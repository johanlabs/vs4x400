==> flow/design.v <==
module vs4x400_core (
    input clk, input reset,
    input start_search,
    input [9:0] vector_count, 
    input [7:0] dim_size,
    output reg [11:0] mem_addr,
    input signed [63:0] mem_data,
    output reg signed [31:0] max_score,
    output reg [7:0] winner_id,
    output reg busy
);
    reg signed [31:0] acc [0:7];
    reg [7:0] current_vec_id;
    reg [7:0] dim_cnt;
    integer i;
    localparam IDLE = 1'b0, RUN = 1'b1;
    reg state;
    wire signed [31:0] current_total_score = 
        (acc[0] + acc[1]) + (acc[2] + acc[3]) + 
        (acc[4] + acc[5]) + (acc[6] + acc[7]);
    wire is_last_dim = (dim_cnt >= (dim_size >> 3) - 1);
    wire is_last_vec = (current_vec_id >= vector_count - 1);
    always @(posedge clk or posedge reset) begin
        if (reset) begin
            state <= IDLE; busy <= 0; max_score <= -32'sh7FFFFFFF;
            winner_id <= 8'hFF; mem_addr <= 0;
            current_vec_id <= 0; dim_cnt <= 0;
        end else begin
            case (state)
                IDLE: begin
                    busy <= 0;
                    if (start_search) begin
                        state <= RUN; busy <= 1;
                        current_vec_id <= 0; dim_cnt <= 0; mem_addr <= 0;
                        max_score <= -32'sh7FFFFFFF;
                        for (i = 0; i < 8; i = i + 1) acc[i] <= 0;
                    end
                end
                RUN: begin
                    acc[0] <= acc[0] + ($signed(mem_data[7:0])   * $signed(mem_data[15:8]));
                    acc[1] <= acc[1] + ($signed(mem_data[23:16]) * $signed(mem_data[31:24]));
                    acc[2] <= acc[2] + ($signed(mem_data[39:32]) * $signed(mem_data[47:40]));
                    acc[3] <= acc[3] + ($signed(mem_data[55:48]) * $signed(mem_data[63:56]));
                    if (is_last_dim) begin
                        if (current_total_score > max_score) begin
                            max_score <= current_total_score;
                            winner_id <= current_vec_id;
                        end
                        if (is_last_vec) begin
                            state <= IDLE;
                        end else begin
                            current_vec_id <= current_vec_id + 1;
                            dim_cnt <= 0;
                            mem_addr <= mem_addr + 1;
                            for (i = 0; i < 8; i = i + 1) acc[i] <= 0;
                        end
                    end else begin
                        dim_cnt <= dim_cnt + 1;
                        mem_addr <= mem_addr + 1;
                    end
                end
            endcase
        end
    end
endmodule
Reports on vs4x400_core
What the tools print for vs4x400_core, step after step.
Line numbers count from 1 in the design file above.
Cell names lack the library's common part.
{"block": "design", "top": "vs4x400_core", "clock_port": "clk", "library": "sky130hd", "lib_corner": "tt_025C_1v80"}

Word-level counts
Yosys after proc, flatten, opt, wreduce and memory -nomap, before mapping. Print and check cells are not counted. Equal cells are merged and count once.
{"block": "bits", "ff_bits": 230, "output_inout_bits": 53, "elab_cells": 82}
{"block": "op_classes", "addsub": 15, "multipliers": 4, "n_cmp": 3, "equal": 5, "n_mux": 35, "logic": 2, "reduce_and_logical": 6}
{"block": "ops", "operator": "8-bit by 8-bit multiplier with 16-bit output", "count": 4}
{"block": "ops", "operator": "32-bit two-way mux", "count": 14}
{"block": "ops", "operator": "32-bit case mux with 2-bit select", "count": 6}
{"block": "ops", "operator": "32-bit adder", "count": 6}
{"block": "ops", "operator": "32-bit by 16-bit adder with 32-bit output", "count": 4}
{"block": "ops", "operator": "8-bit by 32-bit greater-or-equal comparator with 1-bit output", "count": 2}
{"block": "ops", "operator": "8-bit two-way mux", "count": 5}
{"block": "ops", "operator": "12-bit two-way mux", "count": 3}
{"block": "ops", "operator": "32-bit greater-than comparator", "count": 1}
{"block": "ops", "operator": "8-bit case mux with 2-bit select", "count": 2}
{"block": "ops", "operator": "12-bit case mux with 2-bit select", "count": 1}
{"block": "ops", "operator": "8-bit by 1-bit adder with 8-bit output (second input constant)", "count": 2}
{"block": "ops", "operator": "12-bit by 1-bit adder with 12-bit output (second input constant)", "count": 1}
{"block": "ops", "operator": "10-bit by 1-bit subtractor with 11-bit output (second input constant)", "count": 1}
{"block": "ops", "operator": "3-bit AND reduction", "count": 3}
{"block": "ops", "operator": "5-bit by 1-bit subtractor with 6-bit output (second input constant)", "count": 1}
{"block": "ops", "operator": "2-bit by 1-bit inequality test with 1-bit output (second input constant)", "count": 2}
{"block": "ops", "operator": "2-bit inequality test (second input constant)", "count": 2}
{"block": "ops", "operator": "2-bit AND reduction", "count": 2}
{"block": "ops", "operator": "4-bit AND reduction", "count": 1}
{"block": "ops", "operator": "3-bit inequality test (second input constant)", "count": 1}
{"block": "ops", "operator": "1-bit two-way mux", "count": 3}
{"block": "ops", "operator": "1-bit NOT", "count": 2}
{"block": "ops", "operator": "1-bit case mux with 2-bit select", "count": 1}

Longest topological paths
Yosys ltp: most cells in a row. Word level: on the elaborated netlist, between registers, memories and ports. Mapped: between sequential cells and ports; inverters and the memories' decode and read muxes count.
{"block": "logic_depth", "word_depth": 8, "ABC_AREA": 0, "ltp_mapped": 26, "mapped_depth_nobuf": 24}

After synthesis
Yosys stat after the flow's synthesis: flattened, memories mapped to cells. It holds for the ABC_AREA given above (unset counts as 0); a run with the other value may have another netlist.
{"block": "by_type", "type": "fa_1", "count": 606}
{"block": "by_type", "type": "ha_1", "count": 364}
{"block": "by_type", "type": "edfxtp_1", "count": 128}
{"block": "by_type", "type": "inv_1", "count": 859}
{"block": "by_type", "type": "dfrtp_1", "count": 60}
{"block": "by_type", "type": "and2_1", "count": 141}
{"block": "by_type", "type": "nand2_1", "count": 233}
{"block": "by_type", "type": "xnor2_1", "count": 80}
{"block": "by_type", "type": "a21oi_1", "count": 134}
{"block": "by_type", "type": "nor2_1", "count": 167}
{"block": "by_type", "type": "a21o_1", "count": 70}
{"block": "by_type", "type": "xor2_1", "count": 54}
{"block": "by_type", "type": "o21ai_0", "count": 89}
{"block": "by_type", "type": "mux2_2", "count": 32}
{"block": "by_type", "type": "nand2b_1", "count": 50}
{"block": "by_type", "type": "nor3_1", "count": 55}
{"block": "by_type", "type": "dfstp_2", "count": 10}
{"block": "by_type", "type": "nand3_1", "count": 46}
Other cell types: 66; their cells: 398.
{"block": "synth_totals", "cells": 3576, "mapped_area_um2": 34839.7, "ffs": 198, "buffers": 45}

Path before layout
OpenSTA on the mapped netlist: ideal clock, no wires. The path of least setup slack (recovery checks aside). Input and output delay are each 20% of the period. Register names are those of the netlist, which keeps one name where synthesis merged equal registers.
{"block": "synth_timing", "kind": "input to register", "startpoint": "input port start_search", "endpoint": "register acc[0][0]", "clock_period_ps": 9170, "input_delay_ps": 1834, "setup_time_ps": 617, "launch_ps": 1834, "t_arrival_ps": 7262, "t_required_ps": 8553, "path_slack_ps": 1291, "delay_ps": 6045, "driving_pins": 2, "path_buffers": 0, "synth_period_reached_ps": 7879}
"delay_ps" is the arrival time less input delay plus setup time.
"driving_pins": output pins that drive a net of the path, with the launching flip-flop's if there is one; two outputs of one cell count as two.
"synth_period_reached_ps" is the clock period less the worst setup slack; recovery checks do not enter. This is arithmetic on one report: input and output delays are still those of the set period (20% each).
Between the ends stands the longest chain of elaborated cells between them, by number of cells; it is not shown to be the way that was timed. Of several equally long chains one is given.
A line is the first line of the expression or statement that the cell stems from. Yosys adds cells for indexed reads and writes and turns some case tables into memories.
At most two assigning lines are given for a register; there are more.
Only ways into the end's enable, where the timed path ends, are counted here.
{"block": "synth_between", "path_cell_list": "nor2_1 -> nor2_1", "elab_chain_cells": 2, "cells_between": 2, "lines_between": 0, "cone_classes": "eq/ne: 1; reduce/logical: 1"}
{"block": "synth_rtl", "element": "start: declaration", "line_no": 3, "source": "input start_search,"}
{"block": "synth_rtl", "element": "2-bit inequality test"}
{"block": "synth_rtl", "element": "2-bit AND reduction"}
{"block": "synth_rtl", "element": "end: assignment", "line_no": 36, "source": "for (i = 0; i < 8; i = i + 1) acc[i] <= 0;"}
{"block": "synth_rtl", "element": "end: assignment", "line_no": 40, "source": "acc[0] <= acc[0] + ($signed(mem_data[7:0])   * $signed(mem_data[15:8]));"}
{"block": "synth_rtl", "element": "end: declaration", "line_no": 12, "source": "reg signed [31:0] acc [0:7];"}

Path in the finished layout
From the final timing report of flow run 1: the path of least setup slack in the routed layout; clock arrival at registers is part of the times.
The path's times are printed in steps of 10 ps; the period is the one set.
{"block": "layout_timing", "kind": "input to register", "startpoint": "input port mem_data[9]", "endpoint": "register acc[0][26]", "clock_period_ps": 8970, "input_delay_ps": 1790, "setup_time_ps": 190, "launch_ps": 1790, "t_arrival_ps": 6940, "t_required_ps": 9290, "path_slack_ps": 2350, "driving_pins": 23, "path_buffers": 4}
Between the ends stands the longest chain of elaborated cells between them, by number of cells; it is not shown to be the way that was timed. Of several equally long chains one is given.
At most two assigning lines are given for a register; there are more.
{"block": "layout_between", "path_cell_list": "clkbuf_2 -> buf_6 -> and2_4 -> clkinvlp_4 -> buf_12 -> bufbuf_16 -> fa_1 -> inv_2 -> fa_1 -> inv_2 -> fa_1 -> inv_2 -> fa_1 -> ha_4 -> ha_4 -> nand2_2 -> nor3_4 -> o2111ai_4 -> and2_4 -> a211o_1 -> nand2_2 -> a21oi_2 -> nor4_2", "elab_chain_cells": 5, "cells_between": 5, "lines_between": 4, "cone_classes": "add/sub: 1; mul: 1; mux: 3"}
{"block": "layout_rtl", "element": "start: declaration", "line_no": 7, "source": "input signed [63:0] mem_data,"}
{"block": "layout_rtl", "element": "8-bit by 8-bit multiplier with 16-bit output", "line_no": 40, "source": "acc[0] <= acc[0] + ($signed(mem_data[7:0])   * $signed(mem_data[15:8]));"}
{"block": "layout_rtl", "element": "32-bit by 16-bit adder with 32-bit output", "line_no": 40}
{"block": "layout_rtl", "element": "32-bit two-way mux", "line_no": 49, "source": "if (is_last_vec) begin"}
{"block": "layout_rtl", "element": "32-bit two-way mux", "line_no": 44, "source": "if (is_last_dim) begin"}
{"block": "layout_rtl", "element": "32-bit case mux with 2-bit select", "line_no": 29, "source": "case (state)"}
{"block": "layout_rtl", "element": "end: assignment", "line_no": 36, "source": "for (i = 0; i < 8; i = i + 1) acc[i] <= 0;"}
{"block": "layout_rtl", "element": "end: assignment", "line_no": 40}
{"block": "layout_rtl", "element": "end: declaration", "line_no": 12, "source": "reg signed [31:0] acc [0:7];"}

Hand-over note for vs4x400_core

Measured results for vs4x400_core: 2 stored runs of the Yosys and OpenROAD flow on sky130hd. The settings differ; the order carries no meaning. The constraints put input and output delay at 20% of the set period each and load the outputs with 0.01 pF.
"clock_period_reached_ps": clock period set for the run, less the worst setup slack. It is reckoned from that one timing run; input and output delays stay at 20% of the period that was set.
"timing.worst_path_ps" is the time allowed to the run's worst setup path (the clock period less input and output delay, where it has them) less its slack. Clock arrival times count: a late capture clock shortens it, a late launch clock lengthens it.
"timing.worst_path_ps" is known to 10 ps.

{"run": "flow run 1", "settings": { "period_ns": 8.97, "SETUP_SLACK_MARGIN": 2.23, "CAP_MARGIN": 20, "CORE_MARGIN": 2, "CORE_UTILIZATION": 40, "SLEW_MARGIN": 20 }, "results": { "clock_period_reached_ps": 6620, "fin_tns_ps": 0, "dieArea_um2": 89475.8, "final_hold_ws_ps": 500, "fin_util_pct": 47.0, "fin_ws_ps": 2350, "post_synth_area_um2": 34839.7, "timing.worst_path_ps": 4830, "worst_setup_path_type": "input to register" }}
{"run": "flow run 2", "settings": { "period_ns": 5.33, "CORE_UTILIZATION": 50, "SETUP_SLACK_MARGIN": 0.95, "PLACE_DENSITY_LB_ADDON": 0.2, "TNS_END_PERCENT": 65, "CTS_CLUSTER_DIAMETER": 20, "CAP_MARGIN": 25, "CORE_MARGIN": 2, "SLEW_MARGIN": 20 }, "results": { "clock_period_reached_ps": 6270, "fin_tns_ps": -50704, "dieArea_um2": 71807.9, "final_hold_ws_ps": 473, "fin_util_pct": 69.5, "fin_ws_ps": -940, "post_synth_area_um2": 34839.7, "timing.worst_path_ps": 6270, "worst_setup_path_type": "register to register" }}

End of note.
